==> flow/design.v <==
module program_counter(
  input clk,
  input reset,
  input branch_en,
  input jalr_en,
  input signed [6:0] imm7,
  input [15:0] regB, 
  output reg [15:0] pc
);
  wire [15:0] pc_plus1 = pc + 16'd1;
  wire signed [15:0] imm7_ext = imm7;
  wire [15:0] pc_plus1_imm = pc_plus1 + imm7_ext;
  reg [15:0] next_pc;
  always @(*) begin 
    next_pc = pc_plus1;
    if (branch_en) next_pc = pc_plus1_imm;
    if (jalr_en) next_pc = regB;
  end
  always @(posedge clk) begin 
    if(reset) pc <= 16'b0;
    else pc <= next_pc;
  end 
endmodule
; Tool chain data of program_counter
; The steps from the RTL of program_counter to its reports follow in flow order.
; Lines are those of the file above, counted from 1.
; Operators: Yosys type, input widths -> output width; for muxes data width and select width s.
; A cell with -- has no value.
[inputs]
top_module = program_counter
clock = clk
cell_library = sky130hd
corner = tt_025C_1v80

; Elaborated design
; Source: Yosys, flattened and elaborated, memories not mapped. Widths are those after wreduce; folded enables and synchronous resets count as part of the registers. Registers that Yosys merges into a memory's read port (data or address) are not register bits. Print and check cells do not count. Equal cells are merged and count once.
[bits]
elab_cells = 5
out_inout_bits = 16
in_bits = 27
regBits = 16
[op_classes]
n_mux = 2
n_addsub = 2
[ops]
columns = op, n
row1 = $mux 16, 2
row2 = $add 16x1->16 const B, 1
row3 = $add 16x16->16, 1

; Depth
; Depth = most cells in a row (Yosys ltp): at word level without a register or memory, in the mapped netlist without a sequential cell, where the memories' decode and read muxes count.
[logic_depth]
ltp_word = 4
ABC_AREA = 0
depth_mapped = 13
ltp_nobuf = 12

; Synthesis result
; Yosys stat after the flow's synthesis: flattened, memories mapped to cells. It holds for the ABC_AREA given above (unset counts as 0); a run with the other value may have another netlist.
; Totals and module areas in this step are rounded.
[synth_totals]
area_um2 = 1700
buffers = 7
ffs = 16
sequential_area_um2 = 320
cells = 214
[types]
columns = cell_type, n, area_total_um2
row1 = sky130_fd_sc_hd__dfxtp_1, 16, 320.307
row2 = sky130_fd_sc_hd__ha_1, 20, 250.24
row3 = sky130_fd_sc_hd__xnor2_1, 13, 113.859
row4 = sky130_fd_sc_hd__a21oi_1, 21, 105.101
row5 = sky130_fd_sc_hd__nor2_1, 22, 82.579
row6 = sky130_fd_sc_hd__xor2_1, 9, 78.826
row7 = sky130_fd_sc_hd__a21o_1, 9, 67.565
row8 = sky130_fd_sc_hd__nand2_1, 18, 67.565
row9 = sky130_fd_sc_hd__nand3_1, 9, 45.043
row10 = sky130_fd_sc_hd__a211oi_1, 5, 37.536
row11 = sky130_fd_sc_hd__and3_1, 6, 37.536
row12 = sky130_fd_sc_hd__o21ai_0, 7, 35.034
row13 = sky130_fd_sc_hd__nand4_1, 5, 31.28
row14 = sky130_fd_sc_hd__and4_1, 3, 26.275
row15 = sky130_fd_sc_hd__buf_6, 2, 22.522
row16 = sky130_fd_sc_hd__o211ai_1, 3, 22.522
row17 = sky130_fd_sc_hd__fa_1, 1, 20.019
row18 = sky130_fd_sc_hd__mux2i_1, 2, 20.019
; Not listed: further types 33, cells in them 43.

; Timing after synthesis
; Path of least setup slack by OpenSTA after synthesis, without wires, with an ideal clock, recovery checks aside; 20% of the period is set as input and as output delay. Where synthesis merged equal registers, the netlist keeps one of their names.
[synth_timing]
path_type = reg-to-reg
start = reg pc[2]
end = reg pc[15]
launch_ps = 0
setup_ps = 73
n_path_buf = 1
path_stages = 14
arrival_time_ps = 2916
t_required_ps = 2957
period_ps = 3030
path_delay_ps = 2989
path_slack_ps = 40
period_less_setup_slack_ps = 2990
; "path_delay_ps" is the arrival time less input delay plus setup time.
; "path_stages" counts driving pins, that of a launching flip-flop among them; a cell with two outputs on the path counts twice.
; "period_less_setup_slack_ps" = period - worst setup slack (recovery checks aside). The figure is calculated, with input and output delays left at 20% of the set period.
; Between the ends stands the longest chain of elaborated cells between them, by number of cells; it is not shown to be the way that was timed. Of several equally long chains one is given.
; Each line given opens the expression or statement behind the cell; cells for indexed reads and writes are added by Yosys, which also makes memories of some case tables.
[synth_via]
path_cell_list = sky130_fd_sc_hd__dfxtp_1 > sky130_fd_sc_hd__and3_1 > sky130_fd_sc_hd__and3_1 > sky130_fd_sc_hd__clkbuf_1 > sky130_fd_sc_hd__and3_1 > sky130_fd_sc_hd__xor2_1 > sky130_fd_sc_hd__ha_1 > sky130_fd_sc_hd__nand2_1 > sky130_fd_sc_hd__o21ai_1 > sky130_fd_sc_hd__a221o_1 > sky130_fd_sc_hd__a31oi_2 > sky130_fd_sc_hd__xnor2_1 > sky130_fd_sc_hd__a2111o_1 > sky130_fd_sc_hd__o211ai_2
elab_chain_len = 4
cone_cells = 4
lines_between = 4
classes_between = add/sub (2); mux (2)
[synth_rtl]
columns = element, line_no
row1 = from (decl), 8  ; output reg [15:0] pc
row2 = from (assign), 20  ; if(reset) pc <= 16'b0;
row3 = from (assign), 21  ; else pc <= next_pc;
row4 = $add 16x1->16, 10  ; wire [15:0] pc_plus1 = pc + 16'd1;
row5 = $add 16x16->16, 12  ; wire [15:0] pc_plus1_imm = pc_plus1 + imm7_ext;
row6 = $mux 16, 16  ; if (branch_en) next_pc = pc_plus1_imm;
row7 = $mux 16, 17  ; if (jalr_en) next_pc = regB;
row8 = to (assign), 20
row9 = to (assign), 21
row10 = to (decl), 8

; Path in the finished layout
; From the final timing report of stored run 2: the path of least setup slack in the routed layout; clock arrival at registers is part of the times.
; The path's times are printed in steps of 10 ps; the period is the one set.
[layout_timing]
path_type = reg-to-reg
start = reg pc[0]
end = reg pc[15]
launch_ps = 260
period_ps = 3620
path_slack_ps = 300
arrival_time_ps = 3500
t_required_ps = 3800
setup_ps = 70
n_path_buf = 0
path_stages = 12
; Between the ends stands the longest chain of elaborated cells between them, by number of cells; it is not shown to be the way that was timed. Of several equally long chains one is given.
[layout_via]
path_cell_list = sky130_fd_sc_hd__dfxtp_1 > sky130_fd_sc_hd__ha_1 > sky130_fd_sc_hd__and4_1 > sky130_fd_sc_hd__nand3_1 > sky130_fd_sc_hd__xnor2_1 > sky130_fd_sc_hd__ha_1 > sky130_fd_sc_hd__and4_1 > sky130_fd_sc_hd__a221o_1 > sky130_fd_sc_hd__a31oi_2 > sky130_fd_sc_hd__xnor2_1 > sky130_fd_sc_hd__a2111o_1 > sky130_fd_sc_hd__o211ai_2
elab_chain_len = 4
cone_cells = 4
lines_between = 4
classes_between = add/sub (2); mux (2)
[layout_rtl]
columns = element, line_no
row1 = from (decl), 8  ; output reg [15:0] pc
row2 = from (assign), 20  ; if(reset) pc <= 16'b0;
row3 = from (assign), 21  ; else pc <= next_pc;
row4 = $add 16x1->16, 10  ; wire [15:0] pc_plus1 = pc + 16'd1;
row5 = $add 16x16->16, 12  ; wire [15:0] pc_plus1_imm = pc_plus1 + imm7_ext;
row6 = $mux 16, 16  ; if (branch_en) next_pc = pc_plus1_imm;
row7 = $mux 16, 17  ; if (jalr_en) next_pc = regB;
row8 = to (assign), 20
row9 = to (assign), 21
row10 = to (decl), 8

; Measured data: module program_counter, platform sky130hd, 2 stored runs of the flow under differing settings, order arbitrary. Input and output delays are each 20% of the period that was set; the output load is 0.01 pF.
; "period_less_ws_ps" is the run's clock period less its worst setup slack. It is reckoned from that one timing run; input and output delays stay at 20% of the period that was set.
; "worst_path_ps" is the time allowed to the run's worst setup path (the clock period less input and output delay, where it has them) less its slack. Clock arrival times count: a late capture clock shortens it, a late launch clock lengthens it.
; "power_total_w" rests on the timing tool's default activity at the inputs, not on a simulated workload.
; "worst_path_ps" is known to 10 ps.
; Measured values are rounded.

[stored run 1: settings]
period_ns = 3.89
CORE_UTILIZATION = 38
SETUP_SLACK_MARGIN = 0.3
PLACE_DENSITY_LB_ADDON = 0.08
CELL_PAD_IN_SITES_GLOBAL_PLACEMENT = 2
ABC_AREA = 1
GPL_TIMING_DRIVEN = 0
CTS_CLUSTER_SIZE = 24
CTS_CLUSTER_DIAMETER = 345
CAP_MARGIN = 5
SLEW_MARGIN = 0
MIN_ROUTING_LAYER = met1
CORE_MARGIN = 2
[stored run 1: results]
outcome = did not finish, placement stopped with FLW-0024

[stored run 2: settings]
period_ns = 3.62
CORE_UTILIZATION = 54
SETUP_SLACK_MARGIN = 0.13
PLACE_DENSITY = 0.36
CORE_ASPECT_RATIO = 0.65
CORE_MARGIN = 7
TNS_END_PERCENT = 60
ABC_AREA = 0
GPL_ROUTABILITY_DRIVEN = 0
CTS_CLUSTER_SIZE = 30
CAP_MARGIN = 25
SLEW_MARGIN = 0
MIN_ROUTING_LAYER = met2
[stored run 2: results]
period_less_ws_ps = 3321
hold_worst_slack_ps = 730
final_die_area_um2 = 5000
finalCellArea_um2 = 2300
synthArea_um2 = 1700
worst_setup_slack_ps = 300
utilization_pct = 75
power_total_w = 0.00074
worst_path_ps = 3320
path_kind = reg-to-reg
fin_tns_ps = 0
