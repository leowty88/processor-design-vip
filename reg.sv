==> flow/design.v <==
module register_file(
    input clk,
    input WE_rf,             
    input [1:0] MUX_tgt,          
    input MUX_rf,            
    input [15:0] alu_out,
    input [15:0] mem_out,
    input [15:0] pc,
    input [2:0] rA, rB, rC,      
    output [15:0] reg_out1,         
    output [15:0] reg_out2      
);
    reg [15:0] regs [7:0];
    integer i;
    initial begin
        for (i = 0; i < 8; i = i + 1)
            regs[i] = 16'd0;
    end
    reg [15:0] write_data;
    always @(*) begin
        case (MUX_tgt)
            2'b00: write_data = mem_out;
            2'b01: write_data = alu_out; 
            2'b10: write_data = pc + 16'd1;   
            default: write_data = 16'd0;
        endcase
    end
    wire [2:0] tgt_reg = rA;
    assign reg_out1 = regs[rB];                 
    assign reg_out2 = WE_rf ? regs[rC] : regs[rA];   
    always @(posedge clk) begin
        regs[0] <= 16'd0;                   
        if (WE_rf && (tgt_reg != 3'd0))
          regs[tgt_reg] <= write_data;
    end
endmodule
Step by step through the tools: register_file:

Tool output for the design above, in the order of the flow.
Line numbers count from 1 in the design file above.
Library cell names are shortened.
The mark n/a stands for no value.

* design top: register_file
* clock: clk
* cell library: sky130hd
* timing corner: tt_025C_1v80

Word level:

Source: Yosys, flattened and elaborated, memories not mapped. Widths are those after wreduce; folded enables and synchronous resets count as part of the registers. Registers that Yosys merges into a memory's read port (data or address) are not register bits. Print and check cells do not count. Equal cells are merged and count once.
Memory sizes are those after Yosys's memory passes, which may raise the word count (mostly to a power of two), join words into wider ones and drop unused or constant bits.

* add/sub/neg operators: 1
* multiply operators: 0
* div/mod/pow operators: 0
* order comparisons: 0
* equality and inequality tests: 2
* shift operators: 0
* mux-type cells: 5
* bitwise operators: 0
* reduce/logical cells: 3

Operator list (number)
* 16-bit parallel mux with 3-bit select: 1
* 16-bit two-way mux: 2
* 16-bit by 1-bit adder with 16-bit output with constant B: 1
* 3-bit nonzero test: 1
* 3-bit two-way mux: 1
* 2-bit by 1-bit equality test with 1-bit output with constant B: 1
* 2-bit equality test with constant B: 1
* 2-bit logical NOT: 1
* 1-bit logical AND: 1
* 1-bit two-way mux: 1

* flip-flop bits (word level): 0
* latch bits: 0
* RAM bits: 128
* bits in read-only memories: 0
* word width x clocked read ports: 0
* memories: 1
* input port bits: 62
* output and inout bits: 32

Memories
* regs: words 8, bits a word 16, rd ports 3, write ports 2, line 13 `reg [15:0] regs [7:0];`

Logic depth:

Yosys ltp: most cells in a row. Word level: on the elaborated netlist, between registers, memories and ports. Mapped: between sequential cells and ports; inverters and the memories' decode and read muxes count.

* depth in word-level cells: 3
* ABC_AREA: 0
* mapped depth: 6

Synthesis result:

Source: synth_stat.txt of the flow (Yosys; design flattened, memories mapped). It holds for the ABC_AREA given above (unset counts as 0); a run with the other value may have another netlist.

* cells in the netlist: 387
* synthesis area: 0.0063136 mm²
* sequential area: 0.0036835 mm²
* flip-flops: 128
* buffers: 24

Cells by type (number)
* edfxtp_1: 112
* mux4_2: 63
* dfxtp_1: 16
* nand2_1: 58
* mux2_2: 17
* mux2i_1: 14
* xnor2_1: 14
* o22ai_1: 8
* buf_6: 4
* o21ai_0: 8
* clkbuf_1: 10
* nor2_1: 10
* nand2b_1: 5
* nand3_1: 5
* nor3_1: 5
* nor4_1: 4
* a22oi_1: 3
* buf_4: 3

Other cell types: 16; their cells: 28.

Path before layout:

OpenSTA on the mapped netlist: ideal clock, no wires. The path of least setup slack (recovery checks aside). Input and output delay are each 20% of the period. Register names are those of the netlist, which keeps one name where synthesis merged equal registers.

* path type: input to output
* start point: input port WE_rf
* end point: output port reg_out2[10]
* period: 2.89 ns
* external input delay: 0.578 ns
* time at the first pin: 0.578 ns
* arrival time: 1.926 ns
* setup slack: 0.386 ns
* path delay: 1.348 ns
* driving pins on the path: 6
* buffers on the path: 2
* synthesis period reached: 2.504 ns

"path delay" is the arrival time less input delay plus setup time.
At an output port there is no setup time.
"driving pins on the path": output pins that drive a net of the path, with the launching flip-flop's if there is one; two outputs of one cell count as two.
"synthesis period reached" is the clock period less the worst setup slack; recovery checks do not enter. This is arithmetic on one report: input and output delays are still those of the set period (20% each).
Between the ends stands the longest chain of elaborated cells between them, by number of cells; it is not shown to be the way that was timed. Of several equally long chains one is given.
A line is the first line of the expression or statement that the cell stems from. Yosys adds cells for indexed reads and writes and turns some case tables into memories.

* cell sequence: buf_6 > mux2i_4 > buf_6 > mux4_2 > nand2_1 > nand2_1
* cells in the longest elaborated chain: 1

RTL lines, path post-synthesis
* from (decl): line 3 `input WE_rf,`
* 16-bit two-way mux: line 30 `assign reg_out2 = WE_rf ? regs[rC] : regs[rA];`
* to (decl): line 11 `output [15:0] reg_out2`

Worst path after layout:

Path of least setup slack in the final report of run A (OpenROAD, finished layout, wires in). Where an end is a register, its clock arrival counts in the times.

* path type: register to output
* start point: memory regs[5][14]
* end point: output port reg_out2[14]
* period: 1.88 ns
* time at the first pin: 0.53 ns
* arrival time: 1.97 ns
* setup slack: -0.47 ns
* driving pins on the path: 6
* buffers on the path: 2

Between the ends stands the longest chain of elaborated cells between them, by number of cells; it is not shown to be the way that was timed. Of several equally long chains one is given.
A memory read counts as a cell of the chain, while the word-level depth stops at memories.

* cell sequence: edfxtp_1 > buf_4 > mux4_2 > nand2_2 > nand2_2 > clkdlybuf4s15_2
* cells in the longest elaborated chain: 2

RTL lines, path after layout
* from (decl): line 13 `reg [15:0] regs [7:0];`
* memory 8 x 16 bit: line 13
* 16-bit two-way mux: line 30 `assign reg_out2 = WE_rf ? regs[rC] : regs[rA];`
* to (decl): line 11 `output [15:0] reg_out2`

Memo
Re: implementation data of register_file

Record of 2 stored runs of the RTL-to-layout flow on register_file, platform sky130hd. The runs are unordered. Constraints: input delay and output delay 20% of the set period each, output load 0.01 pF.
By "period achieved" is meant the clock period of the run minus its worst setup slack. This is arithmetic on one report: input and output delays are still those of the set period (20% each).
"critical setup path time" = time allowed to the worst setup path (clock period - input delay - output delay, where it has them) - its slack; a late launch clock adds to it, a late capture clock takes from it.
"overall power": no workload was simulated; the value follows from the tool's default switching activity.

### Run A

==> flow/run.sh <==
#!/bin/bash
# the make line also repeats the synthesis and layout settings of config.mk as NAME=value (left out here)
make -C /OpenROAD-flow-scripts/flow DESIGN_CONFIG=/design/flow/config.mk WORK_HOME=/design/flow/orfs CLKGATE_MAP_FILE= finish
==> flow/config.mk <==
export PLATFORM = sky130hd
export DESIGN_NAME = register_file
export DESIGN_NICKNAME = register_file
export VERILOG_FILES = /design/flow/design.v
export SDC_FILE = /design/flow/constraint.sdc
export NUM_CORES = 4
export LEC_CHECK = 0
export ABC_AREA = 0
export CAP_MARGIN = 40
export CORE_MARGIN = 2
export CORE_UTILIZATION = 61
export CTS_CLUSTER_SIZE = 62
export GPL_TIMING_DRIVEN = 1
export HOLD_SLACK_MARGIN = 0.28
export SLEW_MARGIN = 25
==> flow/constraint.sdc <==
create_clock -name core_clock -period 1.88 [get_ports {clk}]
set_input_delay 0.3760 -clock core_clock [delete_from_list [all_inputs] [get_ports {clk}]]
set_output_delay 0.3760 -clock core_clock [all_outputs]
set_load 0.01 [all_outputs]

Results of run A:
- Critical setup path time: 1.97 ns
- Critical path type: register to output
- Sum of negative setup slack: -15.124 ns
- Standard-cell area of the final layout: 0.0093527 mm²
- Post-route utilization: 91.8%
- Period achieved: 2.345 ns
- Post-synthesis cell area: 0.0063136 mm²
- Die area: 0.0111799 mm²
- Final worst hold slack: 0.662 ns
- Setup slack of the worst path: -0.465 ns
- Overall power: 8099 uW

### Run B

==> flow/run.sh <==
#!/bin/bash
# the make line also repeats the synthesis and layout settings of config.mk as NAME=value (left out here)
make -C /OpenROAD-flow-scripts/flow DESIGN_CONFIG=/design/flow/config.mk WORK_HOME=/design/flow/orfs CLKGATE_MAP_FILE= finish
==> flow/config.mk <==
export PLATFORM = sky130hd
export DESIGN_NAME = register_file
export DESIGN_NICKNAME = register_file
export VERILOG_FILES = /design/flow/design.v
export SDC_FILE = /design/flow/constraint.sdc
export NUM_CORES = 4
export LEC_CHECK = 0
export ABC_AREA = 1
export CAP_MARGIN = 0
export CELL_PAD_IN_SITES_DETAIL_PLACEMENT = 1
export CELL_PAD_IN_SITES_GLOBAL_PLACEMENT = 0
export CORE_ASPECT_RATIO = 1.56
export CORE_MARGIN = 2
export CORE_UTILIZATION = 58
export CTS_CLUSTER_DIAMETER = 182
export GPL_TIMING_DRIVEN = 0
export MIN_ROUTING_LAYER = met2
export PLACE_DENSITY_LB_ADDON = 0.29
export SETUP_SLACK_MARGIN = 0.48
export SLEW_MARGIN = 20
export TNS_END_PERCENT = 60
==> flow/constraint.sdc <==
create_clock -name core_clock -period 1.71 [get_ports {clk}]
set_input_delay 0.3420 -clock core_clock [delete_from_list [all_inputs] [get_ports {clk}]]
set_output_delay 0.3420 -clock core_clock [all_outputs]
set_load 0.01 [all_outputs]

Outcome of run B: did not finish, placement stopped with DPL-0033
